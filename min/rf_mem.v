==> flow/design.v <==
module RF_MEM #(
    parameter 	ADDR_WIDTH=4,
    parameter 	DATA_WIDTH=4,
    parameter 	DEPTH=16
    )(    
    input             clk,
    input             rst_n,
    input      	      				   wr_en,  
    input      	      [ADDR_WIDTH-1:0] addr_a,  
    input  	      	  [DATA_WIDTH-1:0] data_a, 
    input                              re_en,  
    input      	      [ADDR_WIDTH-1:0] addr_b,  
    output   reg      [DATA_WIDTH-1:0] data_b 
    );
reg [DATA_WIDTH-1:0]    ram_data [DEPTH-1:0];  
    integer i;
    always@(posedge clk or posedge rst_n) begin
        if(rst_n) begin
            for(i = 0; i <= DEPTH - 1; i = i + 1) begin: initial_a
                ram_data[i] <= 'd0;
            end
        end
        else if (wr_en) begin   
             ram_data[addr_a] <= data_a;   
        end
    end
always @(posedge clk or negedge rst_n) begin
    if(!rst_n) begin       
        data_b <= 0;
    end
    else if(re_en) begin 
        data_b <= ram_data[addr_b];  
    end
    else begin
        data_b <= data_b;
    end
end
endmodule
==> Tool chain data of RF_MEM <==
The steps from the RTL of RF_MEM to its reports follow in flow order.
Line numbers count from 1 in the design file above.
Library cell names are shortened.
{ "design": {"design": "RF_MEM", "clock": "clk", "cell_library": "sky130hd", "corner": "tt_025C_1v80"} }

==> Word-level counts <==
Yosys after proc, flatten, opt, wreduce and memory -nomap, before mapping. Print and check cells are not counted. Equal cells are merged and count once.
{ "op_classes": {"equal": 30, "n_reduce_logical": 18, "n_mux": 1} }
{ "op_table": {"columns": ["op", "count"], "rows": [
  ["4-bit == test with constant B", 16],
  ["4-bit case mux with 16-bit select", 1],
  ["2-bit AND reduction", 16],
  ["4-bit by 3-bit == test with 1-bit output with constant B", 8],
  ["4-bit by 2-bit == test with 1-bit output with constant B", 4],
  ["4-bit by 1-bit == test with 1-bit output with constant B", 2],
  ["4-bit logical NOT", 2]
]} }
{ "bits": {"elab_cells": 66, "register_bits": 68, "inputBits": 16, "out_inout_bits": 4} }

==> Depth <==
Depth = most cells in a row (Yosys ltp): at word level without a register or memory, in the mapped netlist without a sequential cell, where the memories' decode and read muxes count.
{ "logic_depth": {"depth_word": 2, "abc_area": 0, "mapped_depth": 7, "mapped_depth_nobuf": 5} }

==> Netlist <==
Source: synth_stat.txt of the flow (Yosys; design flattened, memories mapped). It holds for the ABC_AREA given above (unset counts as 0); a run with the other value may have another netlist.
{ "synth_totals": {"mapped_cells": 281, "seq_area_um2": 1701.6, "n_buf": 16, "ffs": 68, "synth_area_um2": 3294.4} }
{ "types": {"columns": ["type", "count", "type_area_um2"], "rows": [
  ["dfrtp_1", 68, 1.7E+03],
  ["mux2_2", 66, 743.213],
  ["nand3_1", 13, 65.062],
  ["a22oi_1", 8, 60.058],
  ["nor2_1", 15, 56.304],
  ["a21oi_1", 11, 55.053],
  ["nand2_1", 12, 45.043],
  ["o21ai_0", 9, 45.043],
  ["nor2b_1", 7, 43.792],
  ["nand2b_1", 6, 37.536],
  ["clkbuf_1", 7, 26.275],
  ["and3_1", 4, 25.024],
  ["o22ai_1", 4, 25.024],
  ["buf_6", 2, 22.522],
  ["buf_2", 4, 20.019],
  ["mux2i_1", 2, 20.019],
  ["a31oi_1", 3, 18.768],
  ["inv_1", 5, 18.768]
]} }
Other cell types: 24; their cells: 35.

==> Path before layout <==
Path of least setup slack by OpenSTA after synthesis, without wires, with an ideal clock, recovery checks aside; 20% of the period is set as input and as output delay. Where synthesis merged equal registers, the netlist keeps one of their names.
{ "synth_timing": {"kind": "input-to-reg", "startpoint": "input addr_b[2]", "endpoint": "register data_b[2]", "stages": 6, "path_slack_ns": 0.351, "delay_ns": 1.112, "clock_period_ns": 1.83, "path_buffers": 1, "input_delay_ns": 0.366, "t_first_pin_ns": 0.366, "t_arrival_ns": 1.347, "synth_period_reached_ns": 1.479} }
"delay_ns" = arrival - input delay + setup time.
"stages": output pins that drive a net of the path, with the launching flip-flop's if there is one; two outputs of one cell count as two.
"synth_period_reached_ns" is the clock period less the worst setup slack; recovery checks do not enter. This is arithmetic on one report: input and output delays are still those of the set period (20% each).
Between the ends stands the longest chain of elaborated cells between them, by number of cells; it is not shown to be the way that was timed. Of several equally long chains one is given.
Each line given opens the expression or statement behind the cell; cells for indexed reads and writes are added by Yosys, which also makes memories of some case tables.
At most two assigning lines are given for a register; there are more.
{ "synth_via": {"path_cell_list": "buf_6 > and4b_1 > a31o_1 > a22o_1 > nor4_1 > a21oi_1", "elab_chain_cells": 2} }
{ "synth_lines": {"columns": ["element", "line", "rtl"], "rows": [
  ["start: declaration", 12, "input [ADDR_WIDTH-1:0] addr_b,"],
  ["4-bit == test", 32, "data_b <= ram_data[addr_b];"],
  ["4-bit case mux with 16-bit select", 32, null],
  ["end: assignment", 32, null],
  ["end: assignment", 35, "data_b <= data_b;"],
  ["end: declaration", 13, "output   reg      [DATA_WIDTH-1:0] data_b"]
]} }

==> Path in the finished layout <==
From the final timing report of run B: the path of least setup slack in the routed layout; clock arrival at registers is part of the times.
{ "layout_timing": {"kind": "input-to-reg", "startpoint": "input addr_b[0]", "endpoint": "register data_b[2]", "input_delay_ns": 0.42, "t_arrival_ns": 2.04, "path_slack_ns": 0.27, "clock_period_ns": 2.08, "t_first_pin_ns": 0.42, "stages": 7, "path_buffers": 2} }
Between the ends stands the longest chain of elaborated cells between them, by number of cells; it is not shown to be the way that was timed. Of several equally long chains one is given.
At most two assigning lines are given for a register; there are more.
{ "layout_via": {"path_cell_list": "clkdlybuf4s50_1 > buf_6 > nor2_4 > a31o_1 > a22o_1 > nor4_2 > a21oi_1", "elab_chain_cells": 2} }
{ "layout_lines": {"columns": ["element", "line", "rtl"], "rows": [
  ["start: declaration", 12, "input [ADDR_WIDTH-1:0] addr_b,"],
  ["4-bit == test", 32, "data_b <= ram_data[addr_b];"],
  ["4-bit case mux with 16-bit select", 32, null],
  ["end: assignment", 32, null],
  ["end: assignment", 35, "data_b <= data_b;"],
  ["end: declaration", 13, "output   reg      [DATA_WIDTH-1:0] data_b"]
]} }

Add stored flow runs of RF_MEM

Below are 2 stored runs of the flow (Yosys, OpenROAD; platform sky130hd) on RF_MEM, each with its settings and what was measured, unordered. Constraints: input delay and output delay 20% of the set period each, output load 0.01 pF.
By "achieved clock period (ns)" is meant the clock period of the run minus its worst setup slack. This is arithmetic on one report: input and output delays are still those of the set period (20% each).
"finish__power__total": no workload was simulated; the value follows from the tool's default switching activity.

settings of run A
{
  "period_ns": 1.57,
  "CORE_UTILIZATION": 64,
  "PLACE_DENSITY": 0.86,
  "CORE_MARGIN": 9,
  "CELL_PAD_IN_SITES_GLOBAL_PLACEMENT": 3,
  "TNS_END_PERCENT": 70,
  "ABC_AREA": 1,
  "GPL_ROUTABILITY_DRIVEN": 1,
  "CTS_CLUSTER_SIZE": 36,
  "CAP_MARGIN": 20,
  "SLEW_MARGIN": 20
}
report of run A: did not finish, place, GPL-0301

settings of run B
{
  "period_ns": 2.08,
  "CORE_UTILIZATION": 53,
  "SETUP_SLACK_MARGIN": 0.25,
  "CELL_PAD_IN_SITES_GLOBAL_PLACEMENT": 1,
  "CELL_PAD_IN_SITES_DETAIL_PLACEMENT": 0,
  "GPL_TIMING_DRIVEN": 0,
  "GPL_ROUTABILITY_DRIVEN": 0,
  "CTS_CLUSTER_SIZE": 31,
  "CAP_MARGIN": 25,
  "MAX_ROUTING_LAYER": "met4",
  "CORE_MARGIN": 2,
  "SLEW_MARGIN": 20
}
report of run B
yosys chip area after synthesis (um^2): 3294.4
finish__design__die__area: 6862.5
finish__design__instance__area__stdcell: 3920.0
finish__design__instance__utilization: 0.6582
finish__timing__setup__ws: 0.269
finish__power__total: 3.892e-03
achieved clock period (ns): 1.811
